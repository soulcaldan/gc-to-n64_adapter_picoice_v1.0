==> flow/design.v <==
module N64_Rate (
    input clk , clk12 , 
    input [4:0] Response , 
    output N64clk , enable , t , output [7:0] GCdiv
);
reg N64clk = 0;  
reg [7:0] GCdiv = 8'b0; 
reg [10:0] GCcount = 11'd1; 
reg enable = 0; 
reg [4:0] GCreset = 0;
reg [10:0] GCstop = 11'd234; 
reg t = 0;
always @ ( posedge clk ) begin
	if ( clk12 ) begin
		if ( Response[4] == 1 ) begin
			GCreset <= 0;
			if ( GCcount < 200 ) begin
				t <= ~t;
				if ( GCdiv > 40 && GCdiv < 57 ) begin
					enable <= 1;
				end
				else if ( GCdiv > 56 ) begin
					GCdiv <= 52;
					N64clk <= ~N64clk;
					GCcount <= GCcount + 1;
				end
				else begin
					GCdiv <= GCdiv + 1;
				end
			end
			else begin
				enable <= 0;
			end
		end
		if ( Response[4] == 0 ) begin
			GCcount <= 0;
			GCdiv <= 0;
			if ( GCreset < 7 ) begin
				GCreset <= GCreset + 1;
				N64clk <= 0;
			end
			else if ( GCreset > 6 && GCreset < 21 ) begin
				GCreset <= GCreset + 1;
				N64clk <= 1;
			end
			else begin
				N64clk <= 0;
			end
		end
	end
end
always @ ( posedge enable ) begin
    if ( Response[4:0] == 5'b00001) begin
        GCstop <= 264; 
    end
    else if ( Response[4:0] == 5'b00010 ) begin
        GCstop <= 200;
    end
    else if ( Response[4:0] == 5'b00011 ) begin
        GCstop <= 515;
    end
    else begin
        GCstop <= 300;
    end
end
endmodule
# Tool chain data of N64_Rate
# Tool output for the design above, in the order of the flow.
# Lines are those of the file above, counted from 1.
# Not given: -
[setup] top_module="N64_Rate" clk_port="clk" library="sky130hd" pvt_corner="tt_025C_1v80"

# After elaboration
# Counts by Yosys on the flattened word-level netlist (proc, flatten, opt, wreduce; memories kept). Register bits leave out memories and registers merged into their read ports (data or address). Print and check cells are left out. Cells with the same type and inputs are merged into one.
[word_totals] ff_bits=27 output_inout_bits=11 word_cells=45
[op_classes] addsub=3 compare=7 n_eq=4 muxes=17 logic=2 reduce_logical=6
[op_table] operator="2-to-1 mux 11 bit" n=3
[op_table] operator="2-to-1 mux 8 bit" n=3
[op_table] operator="2-to-1 mux 5 bit" n=4
[op_table] operator="greater-than comparator 8 x 6 -> 1 bit with constant B" n=2
[op_table] operator="adder 11 x 1 -> 11 bit with constant B" n=1
[op_table] operator="less-than comparator 11 x 8 -> 1 bit with constant B" n=1
[op_table] operator="AND reduction 3 bit" n=3
[op_table] operator="adder 8 x 1 -> 8 bit with constant B" n=1
[op_table] operator="less-than comparator 8 x 6 -> 1 bit with constant B" n=1
[op_table] operator="2-to-1 mux 1 bit" n=7
[op_table] operator="!= test 2 x 1 -> 1 bit with constant B" n=3
[op_table] operator="adder 5 x 1 -> 5 bit with constant B" n=1
[op_table] operator="greater-than comparator 5 x 3 -> 1 bit with constant B" n=1
[op_table] operator="less-than comparator 5 x 3 -> 1 bit with constant B" n=1
[op_table] operator="less-than comparator 5 bit with constant B" n=1
[op_table] operator="AND reduction 4 bit" n=1
[op_table] operator="logical AND 1 bit" n=2
[op_table] operator="NOT 1 bit" n=2
[op_table] operator="!= test 2 bit with constant B" n=1

# Logic depth
# Longest topological path by Yosys (ltp), each cell counted once; first at word level (registers and memories cut), then after technology mapping (sequential cells cut; the memories' decode and read muxes count).
[depth] ltp_word=5 abc_area=0 mapped_depth=6 depth_no_buf=6

# After synthesis
# Source: synth_stat.txt of the flow (Yosys; design flattened, memories mapped). It holds for the ABC_AREA given above (unset counts as 0); a run with the other value may have another netlist.
# Totals and module areas in this step are rounded.
[synth_totals] cell_count=141 area_um2=1500 seq_area_um2=810 ffs=27 n_buf=5
[by_type] cell="sky130_fd_sc_hd__edfxtp_1" n=27 area_total_um2=810.778
[by_type] cell="sky130_fd_sc_hd__ha_1" n=5 area_total_um2=62.56
[by_type] cell="sky130_fd_sc_hd__and2_1" n=9 area_total_um2=56.304
[by_type] cell="sky130_fd_sc_hd__xnor2_1" n=6 area_total_um2=52.55
[by_type] cell="sky130_fd_sc_hd__a21boi_0" n=6 area_total_um2=45.043
[by_type] cell="sky130_fd_sc_hd__xor2_1" n=5 area_total_um2=43.792
[by_type] cell="sky130_fd_sc_hd__nand3_1" n=8 area_total_um2=40.038
[by_type] cell="sky130_fd_sc_hd__nor3_1" n=8 area_total_um2=40.038
[by_type] cell="sky130_fd_sc_hd__inv_1" n=10 area_total_um2=37.536
[by_type] cell="sky130_fd_sc_hd__o21ai_0" n=7 area_total_um2=35.034
[by_type] cell="sky130_fd_sc_hd__nand2_1" n=7 area_total_um2=26.275
[by_type] cell="sky130_fd_sc_hd__nor2_1" n=7 area_total_um2=26.275
[by_type] cell="sky130_fd_sc_hd__a21oi_1" n=5 area_total_um2=25.024
[by_type] cell="sky130_fd_sc_hd__nor4_4" n=1 area_total_um2=21.27
[by_type] cell="sky130_fd_sc_hd__clkbuf_1" n=4 area_total_um2=15.014
[by_type] cell="sky130_fd_sc_hd__and3_1" n=2 area_total_um2=12.512
[by_type] cell="sky130_fd_sc_hd__nor2b_1" n=2 area_total_um2=12.512
[by_type] cell="sky130_fd_sc_hd__or3_1" n=2 area_total_um2=12.512
# Other cell types: 20; their cells: 20.

# Path before layout
# OpenSTA on the mapped netlist: ideal clock, no wires. The path of least setup slack (recovery checks aside). Input and output delay are each 20% of the period. Register names are those of the netlist, which keeps one name where synthesis merged equal registers.
[synth_timing] kind="reg-to-reg" from="register GCdiv[0]" to="register GCcount[0]" tclk_ps=2520 setup_ps=386 arrival_time_ps=1798 required_time_ps=2134 slack_ps=337 path_delay_ps=2184 stages=7 period_less_setup_slack_ps=2183
# "path_delay_ps" = arrival - input delay + setup time.
# "stages": output pins that drive a net of the path, with the launching flip-flop's if there is one; two outputs of one cell count as two.
# "period_less_setup_slack_ps" = period - worst setup slack (recovery checks aside). The figure is calculated, with input and output delays left at 20% of the set period.
# Between the ends stands the longest chain of elaborated cells between them, by number of cells; it is not shown to be the way that was timed. Of several equally long chains one is given.
# Each line given opens the expression or statement behind the cell; cells for indexed reads and writes are added by Yosys, which also makes memories of some case tables.
# A register here has more assigning lines than the two given.
# Only ways into the end's enable, where the timed path ends, are counted here.
[synth_via] cell_sequence="sky130_fd_sc_hd__edfxtp_1 > sky130_fd_sc_hd__inv_1 > sky130_fd_sc_hd__ha_1 > sky130_fd_sc_hd__nor2b_1 > sky130_fd_sc_hd__o2111ai_1 > sky130_fd_sc_hd__nand3b_2 > sky130_fd_sc_hd__o22ai_1" elab_chain_cells=4
[synth_lines] item="from (decl)" line_no=4 text="output N64clk , enable , t , output [7:0] GCdiv"
[synth_lines] item="from (assign)" line_no=23 text="GCdiv <= 52;"
[synth_lines] item="from (assign)" line_no=28 text="GCdiv <= GCdiv + 1;"
[synth_lines] item="greater-than comparator 8 x 6 -> 1 bit" line_no=19 text="if ( GCdiv > 40 && GCdiv < 57 ) begin"
[synth_lines] item="logical AND 1 bit" line_no=19
[synth_lines] item="!= test 2 bit"
[synth_lines] item="AND reduction 4 bit"
[synth_lines] item="to (assign)" line_no=25 text="GCcount <= GCcount + 1;"
[synth_lines] item="to (assign)" line_no=36 text="GCcount <= 0;"
[synth_lines] item="to (decl)" line_no=8 text="reg [10:0] GCcount = 11'd1;"

# Timing after layout
# Path of least setup slack in the final report of stored run 1 (OpenROAD, finished layout, wires in). Where an end is a register, its clock arrival counts in the times.
# The report prints the path's times to 10 ps; the period is as set.
[layout_timing] kind="reg-to-reg" from="register GCcount[3]" to="register GCcount[7]" tclk_ps=2430 setup_ps=280 arrival_time_ps=1890 required_time_ps=2410 slack_ps=530 stages=6
# Between the ends stands the longest chain of elaborated cells between them, by number of cells; it is not shown to be the way that was timed. Of several equally long chains one is given.
# Only ways into the end's enable, where the timed path ends, are counted here.
[layout_via] cell_sequence="sky130_fd_sc_hd__edfxtp_1 > sky130_fd_sc_hd__o311a_1 > sky130_fd_sc_hd__nor4_4 > sky130_fd_sc_hd__nand3b_4 > sky130_fd_sc_hd__o22ai_2 > sky130_fd_sc_hd__buf_6" elab_chain_cells=3
[layout_lines] item="from (decl)" line_no=8 text="reg [10:0] GCcount = 11'd1;"
[layout_lines] item="from (assign)" line_no=25 text="GCcount <= GCcount + 1;"
[layout_lines] item="from (assign)" line_no=36 text="GCcount <= 0;"
[layout_lines] item="less-than comparator 11 x 8 -> 1 bit" line_no=17 text="if ( GCcount < 200 ) begin"
[layout_lines] item="!= test 2 x 1 -> 1 bit"
[layout_lines] item="AND reduction 4 bit"
[layout_lines] item="to (assign)" line_no=25
[layout_lines] item="to (assign)" line_no=36
[layout_lines] item="to (decl)" line_no=8

# Measured results for N64_Rate: 2 stored runs of the Yosys and OpenROAD flow on sky130hd. The settings differ; the order carries no meaning. The constraints put input and output delay at 20% of the set period each and load the outputs with 0.01 pF.
# "period_less_ws_ps" means the clock period less the worst setup slack. The figure is calculated, with input and output delays left at 20% of the set period.
# "worst_path_time_ps" = time allowed to the worst setup path (clock period - input delay - output delay, where it has them) - its slack; a late launch clock adds to it, a late capture clock takes from it.
# "fin_power_w" rests on the timing tool's default activity at the inputs, not on a simulated workload.
# "worst_path_time_ps" is given in steps of 10 ps.
# Measured values are rounded.
run="stored run 1" settings period_ns=2.43 CORE_UTILIZATION=48 SETUP_SLACK_MARGIN=0.47 PLACE_DENSITY_LB_ADDON=0.24 CORE_ASPECT_RATIO=0.66 CELL_PAD_IN_SITES_GLOBAL_PLACEMENT=1 CELL_PAD_IN_SITES_DETAIL_PLACEMENT=0 ABC_AREA=0 GPL_TIMING_DRIVEN=1 CTS_CLUSTER_SIZE=12 CTS_CLUSTER_DIAMETER=337 MIN_ROUTING_LAYER="met1" MAX_ROUTING_LAYER="met4" CAP_MARGIN=20 CORE_MARGIN=2 SLEW_MARGIN=20
run="stored run 1" results setup_ws_ps=530 period_less_ws_ps=1903 layout_stdcell_area_um2=1800 worst_hold_slack_ps=550 worst_path_time_ps=1900 worstPathKind="reg-to-reg" design.die.area_um2=3700 tns_ps=0 fin_power_w=0.00096 fin_util_frac=0.6 yosys_chip_area_um2=1500
run="stored run 2" settings period_ns=4.78 CORE_UTILIZATION=20 SETUP_SLACK_MARGIN=0.23 PLACE_DENSITY_LB_ADDON=0.05 TNS_END_PERCENT=60 ABC_AREA=1 GPL_ROUTABILITY_DRIVEN=1 CAP_MARGIN=10 MAX_ROUTING_LAYER="met5" CORE_MARGIN=2 SLEW_MARGIN=20
run="stored run 2" results setup_ws_ps=2100 period_less_ws_ps=2663 layout_stdcell_area_um2=1800 worst_hold_slack_ps=550 worst_path_time_ps=1710 worstPathKind="input-to-reg" design.die.area_um2=8400 tns_ps=0 fin_power_w=0.00049 fin_util_frac=0.24 yosys_chip_area_um2=1500
